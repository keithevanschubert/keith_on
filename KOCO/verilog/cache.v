==> flow/design.v <==
module Cache16x32(DataIO_1,DataIO_2,MemDone_1,MemDone_2,Address_1,Address_2,Write_1,Write_2,Start_1,Start_2);
input [7:0] Address_1,Address_2;
input Write_1, Write_2, Start_1, Start_2;
inout [31:0] DataIO_1, DataIO_2;
output MemDone_1, MemDone_2;
reg    MemDone_1, MemDone_2;
parameter access=1;
reg [31:0] mem [0:16];
reg [31:0] DataXfer_1, DataXfer_2;
reg Out_1, Out_2;
assign DataIO_1 = (Out_1)? DataXfer_1 : 32'bz;
assign DataIO_2 = (Out_2)? DataXfer_2 : 32'bz;
initial
begin
  MemDone_1<=1;
  MemDone_2<=1;
  Out_1<=0;
  Out_2<=0;
end
always @(posedge Start_1)
begin
           MemDone_1<=0;
           DataXfer_1<=DataIO_1;
  #access  if (Write_1)
             mem[Address_1]<=DataXfer_1;
           else
           begin
             DataXfer_1=mem[Address_1];  
             Out_1=1;
           end
  #1       MemDone<=1;
  #1       Out<=0;   
           MemDone<=0;
end
endmodule 
Step by step through the tools: Cache16x32
Tool output for the design above, in the order of the flow.
Line numbers count from 1 in the design file above.
Operators carry their Yosys type and port widths (W data, S select, Z words).
Cell names lack the library's common part.
The mark n/a stands for no value.
Design
  design top: Cache16x32
  clock port: Start_1
  library: sky130hd
  library corner: tt_025C_1v80

After elaboration
Yosys after proc, flatten, opt, wreduce and memory -nomap, before mapping. Enables and synchronous resets that opt folds into registers are not counted as muxes. Memory bits, and registers merged into a memory's read port (data or address), are not among the register bits. Print and check cells are not counted. Equal cells are merged and count once.
Yosys's memory passes give these memory sizes; they may raise the number of words (mostly to a power of two), join words into wider ones and drop unused or constant bits.
Storage and ports
  bits of input ports: 20
  register bits after elaboration: 2
  cells after elaboration: 8
  memory cells: 1
  memory bits (writable): 544
  word width x clocked read ports: 32
Operators by class
  reduce/logical cells: 1
  muxes and demuxes: 4
Memories
  mem: depth 17, bits a word 32, read ports 1, write ports 1, RTL line 8  | reg [31:0] mem [0:16];
Operators with widths (count)
  $mux W32: 2
  $mux W5: 1
  $logic_not A1 Y1: 1
  $mux W1: 1

Logic depth
Longest topological path by Yosys (ltp), each cell counted once; first at word level (registers and memories cut), then after technology mapping (sequential cells cut; the memories' decode and read muxes count).
Depth
  word-level depth: 1
  ABC_AREA: 0
  gate-level depth with buffers: 7

Netlist
The flow's flattened synthesis, as Yosys stat reports it; memories are mapped. The netlist is that of the ABC_AREA named above (0 if unset); the other value can give another one.
The area totals of this step are shown rounded.
Cell types
  edfxtp_1: count 576, area in all 1.73E+04 um2
  mux2i_1: count 256, area in all 2.56E+03 um2
  a22oi_1: count 96, area in all 720.691 um2
  buf_4: count 50, area in all 375.36 um2
  a32oi_1: count 32, area in all 280.269 um2
  nand2_1: count 65, area in all 243.984 um2
  nand3_1: count 33, area in all 165.158 um2
  a21oi_1: count 32, area in all 160.154 um2
  buf_2: count 30, area in all 150.144 um2
  buf_6: count 13, area in all 146.39 um2
  nor3_1: count 8, area in all 40.038 um2
  nor2_1: count 9, area in all 33.782 um2
  clkbuf_1: count 6, area in all 22.522 um2
  nand3b_1: count 3, area in all 22.522 um2
  dfxtp_1: count 1, area in all 20.019 um2
  nor4b_2: count 1, area in all 15.014 um2
  nor2b_1: count 2, area in all 12.512 um2
  or3_4: count 1, area in all 11.261 um2
Other cell types: 7; their cells: 9.
Synthesis totals
  cells in the netlist: 1223
  flip-flops: 577
  cell area after synthesis: 22320 um2
  buffers: 101

Worst setup path after synthesis
OpenSTA on the mapped netlist: ideal clock, no wires. The path of least setup slack (recovery checks aside). Input and output delay are each 20% of the period. Register names are those of the netlist, which keeps one name where synthesis merged equal registers.
Timing post-synthesis
  kind: input to register
  start point: input port Write_1
  end point: memory mem[4][0]
  data arrival time: 4.138 ns
  delay of the path: 3.553 ns
  slack: 0.631 ns
  driving pins on the path: 3
  input delay: 1.046 ns
  period: 5.23 ns
  path buffers: 0
  synthesis period reached: 4.599 ns
"delay of the path" = arrival - input delay + setup time.
"driving pins on the path" counts driving pins, that of a launching flip-flop among them; a cell with two outputs on the path counts twice.
"synthesis period reached" is the clock period less the worst setup slack; recovery checks do not enter. This is arithmetic on one report: input and output delays are still those of the set period (20% each).
Between the ends stands the longest chain of elaborated cells between them, by number of cells; it is not shown to be the way that was timed. Of several equally long chains one is given.
Each line given opens the expression or statement behind the cell; cells for indexed reads and writes are added by Yosys, which also makes memories of some case tables.
The path ends at the enable pin of a flip-flop; only ways to that pin are counted.
On the way, post-synthesis
  path through: inv_1 > or3_4 > nor3_1
  length of the longest elaborated chain: 1
  elaborated cells between the ends (all ways): 2
  RTL lines with such cells: 1
RTL lines, path post-synthesis
  from (decl): RTL line 3  | input Write_1, Write_2, Start_1, Start_2;
  $mux W5: RTL line 24  | #access  if (Write_1)
  to (decl): RTL line 8  | reg [31:0] mem [0:16];

Timing after layout
From the final timing report of job 1: the path of least setup slack in the routed layout; clock arrival at registers is part of the times.
Timing post-layout
  kind: input to register
  start point: input port Address_1[1]
  end point: memory mem[15][28]
  input delay: 1.00 ns
  slack: 1.89 ns
  driving pins on the path: 4
  path buffers: 2
  period: 4.99 ns
  data arrival time: 3.40 ns
Between the ends stands the longest chain of elaborated cells between them, by number of cells; it is not shown to be the way that was timed. Of several equally long chains one is given.
On the way, post-layout
  path through: buf_8 > nand3_1 > nor2_4 > buf_4
  length of the longest elaborated chain: 1
  elaborated cells between the ends (all ways): 1
  RTL lines with such cells: 1
RTL lines, path post-layout
  from (decl): RTL line 2  | input [7:0] Address_1,Address_2;
  $mux W5: RTL line 24  | #access  if (Write_1)
  to (decl): RTL line 8  | reg [31:0] mem [0:16];

Add stored flow runs of Cache16x32

Measured results for Cache16x32: 2 stored runs of the Yosys and OpenROAD flow on sky130hd. The settings differ; the order carries no meaning. The constraints put input and output delay at 20% of the set period each and load the outputs with 0.01 pF.
"achieved clock period" is the run's clock period less its worst setup slack. It is reckoned from that one timing run; input and output delays stay at 20% of the period that was set.
"worst setup path time": the worst setup path's part of the clock period (all of it between registers, 20% less for each end at a port) less its slack. A launch clock that arrives late makes it longer, a capture clock that arrives late makes it shorter.
By "power" is meant OpenSTA's value without simulated activity: inputs other than the clock are taken to toggle once in ten clock periods, and the tool carries that through the logic.
Results are given in rounded form.

Job 1
==> flow/run.sh <==
#!/bin/bash
# the make line also repeats the synthesis and layout settings of config.mk as NAME=value (left out here)
make -C /OpenROAD-flow-scripts/flow DESIGN_CONFIG=/design/flow/config.mk WORK_HOME=/design/flow/orfs CLKGATE_MAP_FILE= finish
==> flow/config.mk <==
export PLATFORM = sky130hd
export DESIGN_NAME = Cache16x32
export DESIGN_NICKNAME = Cache16x32
export VERILOG_FILES = /design/flow/design.v
export SDC_FILE = /design/flow/constraint.sdc
export NUM_CORES = 4
export LEC_CHECK = 0
export CAP_MARGIN = 20
export CORE_MARGIN = 2
export CORE_UTILIZATION = 40
export SETUP_SLACK_MARGIN = 0.74
export SLEW_MARGIN = 20
==> flow/constraint.sdc <==
create_clock -name core_clock -period 4.99 [get_ports {Start_1}]
set_input_delay 0.9980 -clock core_clock [delete_from_list [all_inputs] [get_ports {Start_1}]]
set_output_delay 0.9980 -clock core_clock [all_outputs]
set_load 0.01 [all_outputs]

==> results of job 1 <==
chip area after synthesis (Yosys): 22320 um2
die area: 57710 um2
standard-cell area of the final layout: 25090 um2
utilization: 45.5%
worst setup slack after layout: 1.891 ns
total negative slack: 0.000 ns
worst hold slack: 0.488 ns
power: 9.997 mW
achieved clock period: 3.099 ns
worst setup path time: 2.10 ns
worst setup path kind: input to register

Job 2
==> flow/run.sh <==
#!/bin/bash
# the make line also repeats the synthesis and layout settings of config.mk as NAME=value (left out here)
make -C /OpenROAD-flow-scripts/flow DESIGN_CONFIG=/design/flow/config.mk WORK_HOME=/design/flow/orfs CLKGATE_MAP_FILE= finish
==> flow/config.mk <==
export PLATFORM = sky130hd
export DESIGN_NAME = Cache16x32
export DESIGN_NICKNAME = Cache16x32
export VERILOG_FILES = /design/flow/design.v
export SDC_FILE = /design/flow/constraint.sdc
export NUM_CORES = 4
export LEC_CHECK = 0
export CAP_MARGIN = 20
export CORE_MARGIN = 2
export CORE_UTILIZATION = 71
export CTS_CLUSTER_DIAMETER = 57
export CTS_CLUSTER_SIZE = 27
export SETUP_SLACK_MARGIN = 0.08
export SLEW_MARGIN = 20
export TNS_END_PERCENT = 95
==> flow/constraint.sdc <==
create_clock -name core_clock -period 3.84 [get_ports {Start_1}]
set_input_delay 0.7680 -clock core_clock [delete_from_list [all_inputs] [get_ports {Start_1}]]
set_output_delay 0.7680 -clock core_clock [all_outputs]
set_load 0.01 [all_outputs]

==> results of job 2 <==
chip area after synthesis (Yosys): 22320 um2
die area: 32880 um2
standard-cell area of the final layout: 24190 um2
utilization: 78.7%
worst setup slack after layout: 1.132 ns
total negative slack: 0.000 ns
worst hold slack: 0.317 ns
power: 11.82 mW
achieved clock period: 2.708 ns
worst setup path time: 1.94 ns
worst setup path kind: input to register
